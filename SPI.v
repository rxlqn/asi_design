==> flow/design.v <==
module SPI(
           input wire clk_in,
           input wire rst,
           input wire SPI_MOSI,
           input wire SPI_CS,
           input wire SPI_SCLK,
           input wire [7: 0]tx_data,
           output reg SPI_MISO,
           output reg [7: 0]rx_data,
           output reg rx_flag
       );
reg [7: 0]rx_buf;
reg [7: 0]tx_buf;
reg [2: 0] state = 0 ;
reg SPI_SCLK_neg = 0;
reg SPI_SCLK_pos = 0;
reg [2: 0] SPI_SCLK_r = 0;
reg SPI_cs_neg = 0;
reg SPI_cs_pos = 0;
reg [2: 0] SPI_cs_r = 0;
reg [3: 0]cnt_neg = 0;
always@(posedge clk_in)    
begin
    SPI_cs_r	<= {SPI_cs_r[1: 0], SPI_CS};
    SPI_cs_neg	<= SPI_cs_r[2] & (~SPI_cs_r[1]);
    SPI_cs_pos	<= (~SPI_cs_r[2]) & SPI_cs_r[1];
end
always@(posedge clk_in)    
begin
    SPI_SCLK_r	<= {SPI_SCLK_r[1: 0], SPI_SCLK};
    SPI_SCLK_neg	<= SPI_SCLK_r[2] & (~SPI_SCLK_r[1]);
    SPI_SCLK_pos	<= (~SPI_SCLK_r[2]) & SPI_SCLK_r[1];
end
always@(posedge clk_in)    
begin
    if (SPI_cs_neg)      
    begin
        state = 1;      
        cnt_neg = 0;
        tx_buf <= tx_data;
        rx_buf <= 0;     
        rx_flag <= 0;
    end
    if (state == 1)
    begin
        if (SPI_SCLK_neg)     
        begin
            rx_buf <= SPI_MOSI + rx_buf;
            tx_buf <= tx_buf << 1;
            cnt_neg = cnt_neg + 1;
        end
        if (SPI_SCLK_pos)    
        begin
            SPI_MISO <= tx_buf[7];  
            if (cnt_neg != 0)      
            begin
                rx_buf <= rx_buf << 1;
            end
        end
    end
    if (cnt_neg == 8)    
    begin
        rx_flag <= 1;
    end
    if (SPI_cs_pos)     
    begin
        cnt_neg = 0;    
        rx_data <= rx_buf;
        state = 0;     
    end
end
endmodule
Step by step through the tools: SPI
The steps from the RTL of SPI to its reports follow in flow order.
Line numbers count from 1 in the design file above.
Library cell names are shortened.
{ "design": {"top_module": "SPI", "clock_port": "clk_in", "cell_library": "sky130hd", "pvt_corner": "tt_025C_1v80"} }

Word-level counts
Counts by Yosys on the flattened word-level netlist (proc, flatten, opt, wreduce; memories kept). Register bits leave out memories and registers merged into their read ports (data or address); mux counts leave out enables and synchronous resets folded into registers. Print and check cells are left out. Cells with the same type and inputs are merged into one.
{ "bits": {"elab_cells": 40, "output_inout_bits": 10, "latchBits": 0, "ff_bits": 43, "romBits": 0, "input_bits": 13, "clocked_rd_ports_x_width": 0, "mem_bits_rw": 0, "mem_count": 0} }
{ "classes": {"n_div": 0, "cmp": 0, "multipliers": 0, "shift": 0, "addsub": 2, "mux": 13, "n_logic": 8, "n_eq": 2, "n_reduce_logical": 2} }
{ "ops": {"columns": ["op", "n"], "rows": [
  ["8-bit 2-to-1 mux", 8],
  ["4-bit 2-to-1 mux", 4],
  ["1-bit by 8-bit adder with 8-bit output", 1],
  ["1-bit AND", 4],
  ["1-bit inverter", 4],
  ["4-bit by 1-bit adder with 4-bit output with constant B", 1],
  ["4-bit equality test with constant B", 1],
  ["4-bit nonzero test", 1],
  ["3-bit by 1-bit equality test with 1-bit output with constant B", 1],
  ["3-bit 2-to-1 mux", 1],
  ["2-bit AND reduction", 1]
]} }

Longest topological paths
Depth = most cells in a row (Yosys ltp): at word level without a register or memory, in the mapped netlist without a sequential cell, where the memories' decode and read muxes count.
{ "depth": {"word_depth": 8, "abc_area": 0, "depth_mapped": 9, "ltp_nobuf": 8} }

After synthesis
The flow's flattened synthesis, as Yosys stat reports it; memories are mapped. The netlist is that of the ABC_AREA named above (0 if unset); the other value can give another one.
The area totals of this step are shown rounded.
{ "synth_totals": {"buf_cells": 7, "ffs": 43, "synth_area_um2": 1700, "mapped_cells": 166} }
{ "by_type": {"columns": ["cell", "n", "type_area_um2"], "rows": [
  ["dfxtp_1", 34, 680.653],
  ["edfxtp_1", 9, 270.259],
  ["mux2i_1", 9, 90.086],
  ["nor2_1", 18, 67.565],
  ["a21oi_1", 9, 45.043],
  ["nor2b_1", 7, 43.792],
  ["ha_1", 3, 37.536],
  ["nand2_1", 10, 37.536],
  ["nor3b_1", 5, 37.536],
  ["xnor2_1", 4, 35.034],
  ["nand3_1", 6, 30.029],
  ["o31ai_1", 4, 30.029],
  ["a32oi_1", 3, 26.275],
  ["or4b_1", 2, 20.019],
  ["a31oi_1", 3, 18.768],
  ["a31o_4", 1, 17.517],
  ["and4_1", 2, 17.517],
  ["clkbuf_1", 4, 15.014]
]} }
Other cell types: 25; their cells: 33.

Worst setup path after synthesis
OpenSTA on the mapped netlist: ideal clock, no wires. The path of least setup slack (recovery checks aside). Input and output delay are each 20% of the period. Register names are those of the netlist, which keeps one name where synthesis merged equal registers.
{ "synth_path": {"path_type": "reg2reg", "start": "reg SPI_cs_neg", "end": "reg rx_buf[5]", "launch_ns": 0.000, "arrival_ns": 2.058, "clock_period_ns": 2.54, "n_path_buf": 1, "path_stages": 8, "path_delay_ns": 2.175, "setup_time_ns": 0.117, "path_slack_ns": 0.366, "synth_period_reached_ns": 2.174} }
"path_delay_ns" is the arrival time less input delay plus setup time.
"path_stages": output pins that drive a net of the path, with the launching flip-flop's if there is one; two outputs of one cell count as two.
"synth_period_reached_ns" is the clock period less the worst setup slack; recovery checks do not enter. This is arithmetic on one report: input and output delays are still those of the set period (20% each).
The rows between start and end are the longest chain of elaborated cells between them; the timing report does not say that the signal goes this way. Where chains are equally long, one stands for them.
A line is the first line of the expression or statement that the cell stems from. Yosys adds cells for indexed reads and writes and turns some case tables into memories.
A register here has more assigning lines than the two given.
{ "synth_via": {"path_cell_list": "dfxtp_1 > buf_2 > nor2b_1 > ha_1 > o311a_1 > a31o_4 > a221o_1 > a22o_1", "elab_chain_len": 8, "cone_cells": 12, "lines_between": 6, "classes_between": "add/sub (1); eq/ne (1); mux (9); reduce/logical (1)"} }
{ "synth_rtl": {"columns": ["item", "line", "text"], "rows": [
  ["from (decl)", 18, "reg SPI_cs_neg = 0;"],
  ["from (assign)", 25, "SPI_cs_neg <= SPI_cs_r[2] & (~SPI_cs_r[1]);"],
  ["4-bit 2-to-1 mux", 36, "if (SPI_cs_neg)"],
  ["4-bit by 1-bit adder with 4-bit output", 50, "cnt_neg = cnt_neg + 1;"],
  ["4-bit 2-to-1 mux", 46, "if (SPI_SCLK_neg)"],
  ["4-bit 2-to-1 mux", 44, "if (state == 1)"],
  ["4-bit nonzero test", 55, "if (cnt_neg != 0)"],
  ["8-bit 2-to-1 mux", 55, null],
  ["8-bit 2-to-1 mux", 52, "if (SPI_SCLK_pos)"],
  ["8-bit 2-to-1 mux", 44, null],
  ["to (assign)", 48, "rx_buf <= SPI_MOSI + rx_buf;"],
  ["to (assign)", 57, "rx_buf <= rx_buf << 1;"],
  ["to (decl)", 12, "reg [7: 0]rx_buf;"]
]} }

Path in the finished layout
From the final timing report of entry A: the path of least setup slack in the routed layout; clock arrival at registers is part of the times.
{ "layout_path": {"path_type": "reg2reg", "start": "reg SPI_cs_neg", "end": "reg rx_buf[5]", "path_stages": 8, "clock_period_ns": 2.74, "arrival_ns": 2.41, "launch_ns": 0.29, "path_slack_ns": 0.52, "n_path_buf": 0, "setup_time_ns": 0.10} }
The rows between start and end are the longest chain of elaborated cells between them; the timing report does not say that the signal goes this way. Where chains are equally long, one stands for them.
A register here has more assigning lines than the two given.
{ "layout_via": {"path_cell_list": "dfxtp_1 > nand2b_4 > inv_1 > ha_1 > o311a_1 > a31o_4 > a221o_1 > a22o_1", "elab_chain_len": 8, "cone_cells": 12, "lines_between": 6, "classes_between": "add/sub (1); eq/ne (1); mux (9); reduce/logical (1)"} }
{ "layout_rtl": {"columns": ["item", "line", "text"], "rows": [
  ["from (decl)", 18, "reg SPI_cs_neg = 0;"],
  ["from (assign)", 25, "SPI_cs_neg <= SPI_cs_r[2] & (~SPI_cs_r[1]);"],
  ["4-bit 2-to-1 mux", 36, "if (SPI_cs_neg)"],
  ["4-bit by 1-bit adder with 4-bit output", 50, "cnt_neg = cnt_neg + 1;"],
  ["4-bit 2-to-1 mux", 46, "if (SPI_SCLK_neg)"],
  ["4-bit 2-to-1 mux", 44, "if (state == 1)"],
  ["4-bit nonzero test", 55, "if (cnt_neg != 0)"],
  ["8-bit 2-to-1 mux", 55, null],
  ["8-bit 2-to-1 mux", 52, "if (SPI_SCLK_pos)"],
  ["8-bit 2-to-1 mux", 44, null],
  ["to (assign)", 48, "rx_buf <= SPI_MOSI + rx_buf;"],
  ["to (assign)", 57, "rx_buf <= rx_buf << 1;"],
  ["to (decl)", 12, "reg [7: 0]rx_buf;"]
]} }

Subject: SPI on sky130hd, stored results

Hello all,

Measured data: module SPI, platform sky130hd, 2 stored runs of the flow under differing settings, order arbitrary. Input and output delays are each 20% of the period that was set; the output load is 0.01 pF.
"period achieved" means the clock period less the worst setup slack. The figure is calculated, with input and output delays left at 20% of the set period.
"time of the worst setup path" = time allowed to the worst setup path (clock period - input delay - output delay, where it has them) - its slack; a late launch clock adds to it, a late capture clock takes from it.
The measured numbers are rounded.

==> entry A: settings <==
{ "period_ns": 2.74, "CORE_UTILIZATION": 43, "CAP_MARGIN": 20, "CORE_MARGIN": 2, "SLEW_MARGIN": 20 }
==> entry A: results <==
time of the worst setup path: 2.22 ns
worst path kind: reg2reg
die outline area: 4,600 um^2
standard-cell area after layout: 2,100 um^2
summed negative setup slack: 0.000 ns
period achieved: 2.220 ns
final utilization: 54%
setup slack of the critical path: 0.52 ns
synthesized cell area: 1,700 um^2

==> entry B: settings <==
{ "period_ns": 1.74, "CORE_UTILIZATION": 37, "PLACE_DENSITY_LB_ADDON": 0.21, "CORE_ASPECT_RATIO": 0.61, "ABC_AREA": 0, "GPL_TIMING_DRIVEN": 0, "GPL_ROUTABILITY_DRIVEN": 1, "MAX_ROUTING_LAYER": "met5", "CAP_MARGIN": 20, "CORE_MARGIN": 2, "SLEW_MARGIN": 20 }
==> entry B: results <==
time of the worst setup path: 2.05 ns
worst path kind: reg2reg
synthesized cell area: 1,700 um^2
die outline area: 5,300 um^2
period achieved: 2.052 ns
final utilization: 51%
setup slack of the critical path: -0.31 ns
summed negative setup slack: -1.8 ns
standard-cell area after layout: 2,300 um^2

Thanks
